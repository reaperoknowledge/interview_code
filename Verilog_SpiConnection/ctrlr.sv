==> flow/design.v <==
`timescale 1ns/1ps
module ctrlr(
    input                   clk,
    input                   rst,  
    input           [15:0]  switches,
    output logic    [15:0]  leds,
    input                   new_data,        
    input           [7:0]   din,
    output logic    [7:0]   dout
);
localparam chip_id = 8'h07;
enum { ST_BYTE_ONE, ST_WRITE, ST_READ} s, ns;
logic [7:0] op, n_op; 
logic [15:0] n_leds;
logic [7:0] n_dout;
always_ff @(posedge clk) begin
    if (rst) begin
        s   <= ST_BYTE_ONE;
        op  <= 8'h0;
        leds <= 'h0;
        dout <= chip_id;
    end else begin
        s   <= ns;
        op  <= n_op; 
        leds <= n_leds; 
        dout <= n_dout;
    end
end
always_comb begin
    ns = s;
    n_op = op;
    n_leds = leds;
    n_dout = chip_id;
    case (s) 
        ST_BYTE_ONE: begin
            ;  
            if(new_data) begin
                n_op = din;
                if(din[7] == 1) begin
                    ns = ST_READ;
                    n_dout = 8'b0;
                end
                 else if(din[7] == 0) begin
                    ns = ST_WRITE;
                    n_dout = 8'b0;
                 end
            end
            else begin
                ns = ST_BYTE_ONE;
                n_dout = 0;
            end            
        end
        ST_READ:  begin
            if(new_data) begin
                n_op = din;
                if(op == 'b10000001) begin
                    n_dout = switches[7:0];
                    ns = ST_BYTE_ONE;
                 end
                 else if(op == 'b10000010) begin
                    n_dout = switches[15:8];
                    ns = ST_BYTE_ONE;
                 end
                 else if(op == 'b10000011) begin
                    n_dout = leds[7:0];
                    ns = ST_BYTE_ONE;
                 end
                 else if(op == 'b10000100) begin
                    n_dout = leds[15:8];
                    ns = ST_BYTE_ONE;
                 end
            end
            else begin
                ns = ST_READ;
                n_dout = 0;
            end
        end
        ST_WRITE: begin
            ;  
            if(new_data) begin
                if(op == 'b00000011) begin
                    n_leds[7:0] = din;
                    n_dout = 0;
                    ns = ST_BYTE_ONE;
                end
                else if(op == 'b00000100) begin
                    n_leds[15:8] = din;
                    n_dout = 0;
                    ns = ST_BYTE_ONE;
                end
            end
            else begin
                ns = ST_WRITE;
                n_dout = 0;
            end
        end
    endcase 
end
endmodule
### Step by step through the tools: ctrlr

The steps from the RTL of ctrlr to its reports follow in flow order.
Lines are those of the file above, counted from 1.
A cell with -- has no value.

| set-up | value |
|---|---|
| design top | ctrlr |
| clock | clk |
| standard-cell library | sky130hd |
| library corner | tt_025C_1v80 |

### Word level

Counts by Yosys on the flattened word-level netlist (proc, flatten, opt, wreduce; memories kept). Register bits leave out memories and registers merged into their read ports (data or address). Print and check cells are left out. Cells with the same type and inputs are merged into one.

| word-level totals | value |
|---|---|
| output and inout bits | 24 |
| flip-flop bits (word level) | 64 |
| bits of input ports | 27 |

| operators by class | value |
|---|---|
| mux-type cells | 20 |
| reductions and logical operators | 7 |
| equality and inequality tests | 10 |
| bitwise gates (word level) | 1 |

Operator list:

| kind | count |
|---|---|
| 32-bit two-way mux | 8 |
| 32-bit parallel mux with 3-bit select | 1 |
| 8-bit two-way mux | 5 |
| 32-bit by 1-bit equality test with 1-bit output (second input constant) | 1 |
| 32-bit by 2-bit equality test with 1-bit output (second input constant) | 1 |
| 32-bit zero test | 1 |
| 8-bit equality test (second input constant) | 4 |
| 8-bit parallel mux with 3-bit select | 1 |
| 3-bit two-way mux | 3 |
| 8-bit by 2-bit equality test with 1-bit output (second input constant) | 1 |
| 8-bit by 3-bit equality test with 1-bit output (second input constant) | 1 |
| 3-bit AND reduction | 2 |
| 6-bit inequality test (second input constant) | 1 |
| 4-bit inequality test (second input constant) | 1 |
| 4-bit AND reduction | 1 |
| 2-bit two-way mux | 2 |
| 3-bit nonzero test | 1 |
| 2-bit AND reduction | 1 |
| 2-bit OR reduction | 1 |
| 1-bit NOT | 1 |

### Depth

Depth = most cells in a row (Yosys ltp): at word level without a register or memory, in the mapped netlist without a sequential cell, where the memories' decode and read muxes count.

| logic depth | value |
|---|---|
| depth in word-level cells | 7 |
| ABC_AREA | 0 |
| mapped depth | 6 |
| gate-level depth less buffers | 4 |

### Synthesis result

Source: synth_stat.txt of the flow (Yosys; design flattened, memories mapped). It holds for the ABC_AREA given above (unset counts as 0); a run with the other value may have another netlist.

| synthesis totals | value |
|---|---|
| mapped flip-flops | 35 |
| chip area (Yosys) | 1592.8 µm² |
| standard cells after synthesis | 173 |

Cells by type:

| cell type | count | total area (µm²) |
|---|---|---|
| sky130_fd_sc_hd__dfxtp_1 | 35 | 700.672 |
| sky130_fd_sc_hd__mux2i_1 | 24 | 240.23 |
| sky130_fd_sc_hd__nor2_1 | 36 | 135.13 |
| sky130_fd_sc_hd__o31ai_1 | 10 | 75.072 |
| sky130_fd_sc_hd__a21oi_1 | 12 | 60.058 |
| sky130_fd_sc_hd__o211a_1 | 5 | 50.048 |
| sky130_fd_sc_hd__nand2_1 | 10 | 37.536 |
| sky130_fd_sc_hd__o221a_2 | 3 | 33.782 |
| sky130_fd_sc_hd__or3b_2 | 3 | 26.275 |
| sky130_fd_sc_hd__buf_2 | 4 | 20.019 |
| sky130_fd_sc_hd__clkbuf_1 | 4 | 15.014 |
| sky130_fd_sc_hd__nor3_1 | 3 | 15.014 |
| sky130_fd_sc_hd__or4b_4 | 1 | 13.763 |
| sky130_fd_sc_hd__nor2b_1 | 2 | 12.512 |
| sky130_fd_sc_hd__nor3b_2 | 1 | 12.512 |
| sky130_fd_sc_hd__nor4_1 | 2 | 12.512 |
| sky130_fd_sc_hd__buf_6 | 1 | 11.261 |
| sky130_fd_sc_hd__or3_4 | 1 | 11.261 |

Not listed: further types 15, cells in them 16.

### Timing after synthesis

OpenSTA on the mapped netlist: ideal clock, no wires. The path of least setup slack (recovery checks aside). Input and output delay are each 20% of the period. Register names are those of the netlist, which keeps one name where synthesis merged equal registers.

| timing post-synthesis | value |
|---|---|
| path kind | flip-flop to flip-flop |
| from | reg op[4] |
| to | reg dout[3] |
| data arrival time | 1.517 ns |
| stages | 5 |
| clock period | 1.52 ns |
| delay of the path | 1.633 ns |
| data required time | 1.404 ns |
| launch time at the first pin | 0.000 ns |
| path buffers | 1 |
| slack | -0.113 ns |
| synthesis period reached | 1.633 ns |

"delay of the path" = arrival - input delay + setup time.
"stages" counts driving pins, that of a launching flip-flop among them; a cell with two outputs on the path counts twice.
"synthesis period reached" is the clock period less the worst setup slack; recovery checks do not enter. This is arithmetic on one report: input and output delays are still those of the set period (20% each).
The rows between start and end are the longest chain of elaborated cells between them; the timing report does not say that the signal goes this way. Where chains are equally long, one stands for them.
A line is the first line of the expression or statement that the cell stems from. Yosys adds cells for indexed reads and writes and turns some case tables into memories.

| between the ends, post-synthesis | value |
|---|---|
| cell sequence | sky130_fd_sc_hd__dfxtp_1 sky130_fd_sc_hd__or3_4 sky130_fd_sc_hd__or4b_4 sky130_fd_sc_hd__buf_6 sky130_fd_sc_hd__o211a_1 |
| cells in the longest elaborated chain | 7 |

Ends and longest elaborated chain, post-synthesis:

| item | RTL line | text |
|---|---|---|
| from (decl) | 13 | `logic [7:0] op, n_op;` |
| from (assign) | 19 | `op  <= 8'h0;` |
| from (assign) | 24 | `op  <= n_op;` |
| 8-bit equality test | 68 | `else if(op == 'b10000100) begin` |
| 8-bit two-way mux | 68 |  |
| 8-bit two-way mux | 64 | `else if(op == 'b10000011) begin` |
| 8-bit two-way mux | 60 | `else if(op == 'b10000010) begin` |
| 8-bit two-way mux | 56 | `if(op == 'b10000001) begin` |
| 8-bit two-way mux | 54 | `if(new_data) begin` |
| 8-bit parallel mux with 3-bit select | 34 | `case (s)` |
| to (assign) | 21 | `dout <= chip_id;` |
| to (assign) | 26 | `dout <= n_dout;` |
| to (decl) | 9 | `output logic    [7:0]   dout` |

# Flow runs of ctrlr

Settings of 2 stored flow runs for module ctrlr (sky130hd), not sorted in any way. The constraints put input and output delay at 20% of the set period each and load the outputs with 0.01 pF.

#### Record 1

| setting | value |
|---|---|
| period_ns | `3.46` |
| CORE_UTILIZATION | `45` |
| SETUP_SLACK_MARGIN | `0.34` |
| PLACE_DENSITY_LB_ADDON | `0.02` |
| HOLD_SLACK_MARGIN | `0.29` |
| CORE_ASPECT_RATIO | `1.65` |
| CORE_MARGIN | `10` |
| CELL_PAD_IN_SITES_GLOBAL_PLACEMENT | `3` |
| CTS_CLUSTER_SIZE | `36` |
| CAP_MARGIN | `25` |
| MIN_ROUTING_LAYER | `met2` |
| MAX_ROUTING_LAYER | `met4` |
| SLEW_MARGIN | `20` |

Stopped before the end: placement reported FLW-0024.

#### Record 2

| setting | value |
|---|---|
| period_ns | `2.29` |
| CORE_UTILIZATION | `62` |
| SETUP_SLACK_MARGIN | `0.46` |
| PLACE_DENSITY_LB_ADDON | `0.09` |
| HOLD_SLACK_MARGIN | `0.22` |
| CELL_PAD_IN_SITES_GLOBAL_PLACEMENT | `3` |
| CELL_PAD_IN_SITES_DETAIL_PLACEMENT | `2` |
| GPL_TIMING_DRIVEN | `1` |
| CTS_CLUSTER_DIAMETER | `85` |
| CAP_MARGIN | `5` |
| SLEW_MARGIN | `15` |
| MAX_ROUTING_LAYER | `met5` |
| CORE_MARGIN | `2` |

Stopped before the end: placement reported FLW-0024.
