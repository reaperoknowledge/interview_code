==> flow/design.v <==
`timescale 1ns/1ps
module spi(
    input               clk, 
    input               rst, 
    input               sck, 
    input               ss,   
    input               mosi, 
    output logic        miso, 
    input        [7:0]  dout,  
    output logic [7:0]  din,   
    output logic        done  
);
    logic rst_;  
    assign rst_ = rst | ss;
    logic [3:0]dec, next_dec, dec2, next_dec2;
    logic psck;
    enum {idle, read} state;
    logic [7:0]new_din;
    assign miso        = ( rst_ ? 'hz : dout[dec2]);
    always_ff @(posedge clk) 
    begin
        if (rst_) 
        begin
            dec   <= 7; dec2 <= 7;
            state <= idle;
            psck <= sck;
        end 
        else
        begin
            psck <= sck;
            state <= read;
            dec <= next_dec; dec2 <= next_dec2;
            din <= new_din;
        end
    end
logic [7:0] next_din;
logic rising_edge;
assign rising_edge = 'h0;
    always_comb
    begin;
    next_dec  = dec;
    next_dec2 = dec2; 
    done = 1;
    new_din = din;
    if(dec == 15)
    begin
        next_dec = 7;   
        done = 1;
    end
    if(dec2 == 15) next_dec2 = 7;
    case(state)
        read:
        begin
            done = 0;
            if(psck < sck)
            begin
                new_din[dec] = mosi;
                next_dec = next_dec - 1;
            end
            if(psck > sck)
            begin
                next_dec2 = next_dec2 - 1;
            end
            if(psck && sck == rising_edge) done = 1;
        end
    endcase
    end
endmodule
-- From RTL to reports: spi
The steps from the RTL of spi to its reports follow in flow order.
Line numbers count from 1 in the design file above.
Operators carry their Yosys type and port widths (W data, S select, Z words).
Cell names lack the library's common part.
The mark -- stands for no value.
- top module: spi
- clock input: clk
- cell library: sky130hd
- corner: tt_025C_1v80

-- Word level
Yosys after proc, flatten, opt, wreduce and memory -nomap, before mapping. Enables and synchronous resets that opt folds into registers are not counted as muxes. Memory bits, and registers merged into a memory's read port (data or address), are not among the register bits. Print and check cells are not counted. Equal cells are merged and count once.
- noted shift-type cells: 3
- reductions and logical operators: 2
- noted bitwise gates (word level): 6
- magnitude comparators at 2
- eq/ne operators: 3
- muxes and demuxes at 10
- add/sub/neg operators at 3
- operator list (operator ; count):
    $mux W4 ; 6
    $shift A1 B5 Y8 ; 1
    $shift A1 B5 Y8 const A ; 1
    $sub A4 B1 Y4 const B ; 2
    $eq A4 B4 Y1 const B ; 2
    $shiftx A8 B4 Y1 ; 1
    $and A8 B8 Y8 ; 1
    $or A8 B8 Y8 ; 1
    $not A8 Y8 ; 1
    $neg A4 Y5 ; 1
    $mux W1 ; 4
    $reduce_and A3 Y1 ; 1
    $not A1 Y1 ; 2
    $gt A1 B1 Y1 ; 1
    $lt A1 B1 Y1 ; 1
    $eq A1 B1 Y1 const B ; 1
    $or A1 B1 Y1 ; 1
    $logic_and A1 B1 Y1 ; 1
- register bits at 18
- output and inout port bits: 10
- noted bits of input ports: 13

-- Depth
Longest topological path by Yosys (ltp), each cell counted once; first at word level (registers and memories cut), then after technology mapping (sequential cells cut; the memories' decode and read muxes count).
- word-level depth: 5
- noted ABC_AREA: 0
- gate-level depth with buffers: 7

-- After synthesis
Yosys stat after the flow's synthesis: flattened, memories mapped to cells. It holds for the ABC_AREA given above (unset counts as 0); a run with the other value may have another netlist.
The area totals of this step are shown rounded.
- cells by type (cell type ; count ; area in all (um^2)):
    edfxtp_1 ; 8 ; 240.23
    dfxtp_1 ; 10 ; 200.192
    ha_1 ; 7 ; 87.584
    mux4_2 ; 2 ; 45.043
    o22ai_2 ; 3 ; 37.536
    nand4b_1 ; 4 ; 35.034
    mux2_2 ; 3 ; 33.782
    nand2_1 ; 9 ; 33.782
    inv_1 ; 7 ; 26.275
    nor4b_1 ; 3 ; 26.275
    xnor2_1 ; 3 ; 26.275
    a31oi_1 ; 4 ; 25.024
    nand2b_1 ; 4 ; 25.024
    nor4_1 ; 4 ; 25.024
    o22ai_1 ; 4 ; 25.024
    buf_6 ; 2 ; 22.522
    nand3b_1 ; 3 ; 22.522
    o31ai_1 ; 3 ; 22.522
Other cell types: 22; their cells: 31.
- mapped flip-flops: 18
- buffers: 5
- sequential area: 440 um^2
- cells in the netlist at 114
- cell area after synthesis at 1190 um^2

-- Worst setup path after synthesis
OpenSTA on the mapped netlist: ideal clock, no wires. The path of least setup slack (recovery checks aside). Input and output delay are each 20% of the period. Register names are those of the netlist, which keeps one name where synthesis merged equal registers.
- path type: register to register
- start point: register dec[0]
- end point: register din[0]
- clock period at 2.02 ns
- driving pins on the path at 7
- noted path delay: 1.906 ns
- noted arrival: 1.644 ns
- setup slack: 0.114 ns
- noted synthesis period reached: 1.906 ns
"path delay" = arrival - input delay + setup time.
"driving pins on the path": output pins that drive a net of the path, with the launching flip-flop's if there is one; two outputs of one cell count as two.
"synthesis period reached" = period - worst setup slack (recovery checks aside). The figure is calculated, with input and output delays left at 20% of the set period.
The rows between start and end are the longest chain of elaborated cells between them; the timing report does not say that the signal goes this way. Where chains are equally long, one stands for them.
A line is the first line of the expression or statement that the cell stems from. Yosys adds cells for indexed reads and writes and turns some case tables into memories.
- cell sequence: dfxtp_1 > buf_6 > inv_1 > ha_1 > or3b_1 > nor4_2 > mux2_1
- length of the longest elaborated chain: 5
- ends and longest elaborated chain, post-synthesis (item ; line ; text):
    start: declaration ; 15 ; logic [3:0]dec, next_dec, dec2, next_dec2;
    start: assignment ; 24 ; dec   <= 7; dec2 <= 7;
    start: assignment ; 32 ; dec <= next_dec; dec2 <= next_dec2;
    $neg A4 Y5 ; 57 ; new_din[dec] = mosi;
    $shift A1 B5 Y8 ; 57 ;
    $not A8 Y8 ; 57 ;
    $and A8 B8 Y8 ; 57 ;
    $or A8 B8 Y8 ; 57 ;
    end: assignment ; 33 ; din <= new_din;
    end: declaration ; 10 ; output logic [7:0]  din,

-- Path in the finished layout
From the final timing report of flow run A: the path of least setup slack in the routed layout; clock arrival at registers is part of the times.
- path type: register to output
- start point: register dec2[0]
- end point: output miso
- driving pins on the path at 4
- noted arrival: 1.58 ns
- clock period at 2.22 ns
- setup slack: 0.20 ns
The rows between start and end are the longest chain of elaborated cells between them; the timing report does not say that the signal goes this way. Where chains are equally long, one stands for them.
- cell sequence: dfxtp_4 > mux4_2 > mux2_4 > buf_6
- length of the longest elaborated chain: 2
- ends and longest elaborated chain, after layout (item ; line ; text):
    start: declaration ; 15 ; logic [3:0]dec, next_dec, dec2, next_dec2;
    start: assignment ; 24 ; dec   <= 7; dec2 <= 7;
    start: assignment ; 32 ; dec <= next_dec; dec2 <= next_dec2;
    $shiftx A8 B4 Y1 ; 19 ; assign miso        = ( rst_ ? 'hz : dout[dec2]);
    $mux W1 ; 19 ;
    end: declaration ; 8 ; output logic        miso,

==> results <==
Top module spi; platform sky130hd; tools Yosys and OpenROAD; 2 stored runs in no particular order. Input and output delays are each 20% of the period that was set; the output load is 0.01 pF.
"achieved clock period": clock period set for the run, less the worst setup slack. It is reckoned from that one timing run; input and output delays stay at 20% of the period that was set.
By "time used up by the worst setup path" is meant the share of the clock period that the worst setup path is allowed (20% is reserved at inputs, 20% at outputs), minus its slack. Clock arrival times at its registers enter into it.
"power" rests on the timing tool's default activity at the inputs, not on a simulated workload.
The results are shown rounded.

Flow run A
Settings were period_ns = 2.22; CORE_UTILIZATION = 58; SETUP_SLACK_MARGIN = 0.48; PLACE_DENSITY = 0.82; CELL_PAD_IN_SITES_DETAIL_PLACEMENT = 0; TNS_END_PERCENT = 60; CAP_MARGIN = 25; CORE_MARGIN = 2; SLEW_MARGIN = 20
- noted the standard-cell area after layout: 1540 um^2
- power at 0.000612 W
- full die area: 2430 um^2
- worst slack on setup checks: 0.196 ns
- worst hold slack after layout: 0.549 ns
- noted the utilization after routing: 79.4%
- noted the total negative slack: 0.000 ns
- post-synthesis cell area at 1190 um^2
- achieved clock period: 2.024 ns
- time used up by the worst setup path: 1.58 ns
- kind of the worst setup path: register to output

Flow run B
Settings were period_ns = 3.65; CAP_MARGIN = 20; CORE_MARGIN = 2; CORE_UTILIZATION = 40; SLEW_MARGIN = 20
- time used up by the worst setup path: 1.61 ns
- kind of the worst setup path: input to output
- worst hold slack after layout: 0.525 ns
- noted the standard-cell area after layout: 1450 um^2
- noted the utilization after routing: 52.0%
- full die area: 3420 um^2
- worst slack on setup checks: 0.583 ns
- achieved clock period: 3.067 ns
- post-synthesis cell area at 1190 um^2
- noted the total negative slack: 0.000 ns
- power at 0.000351 W
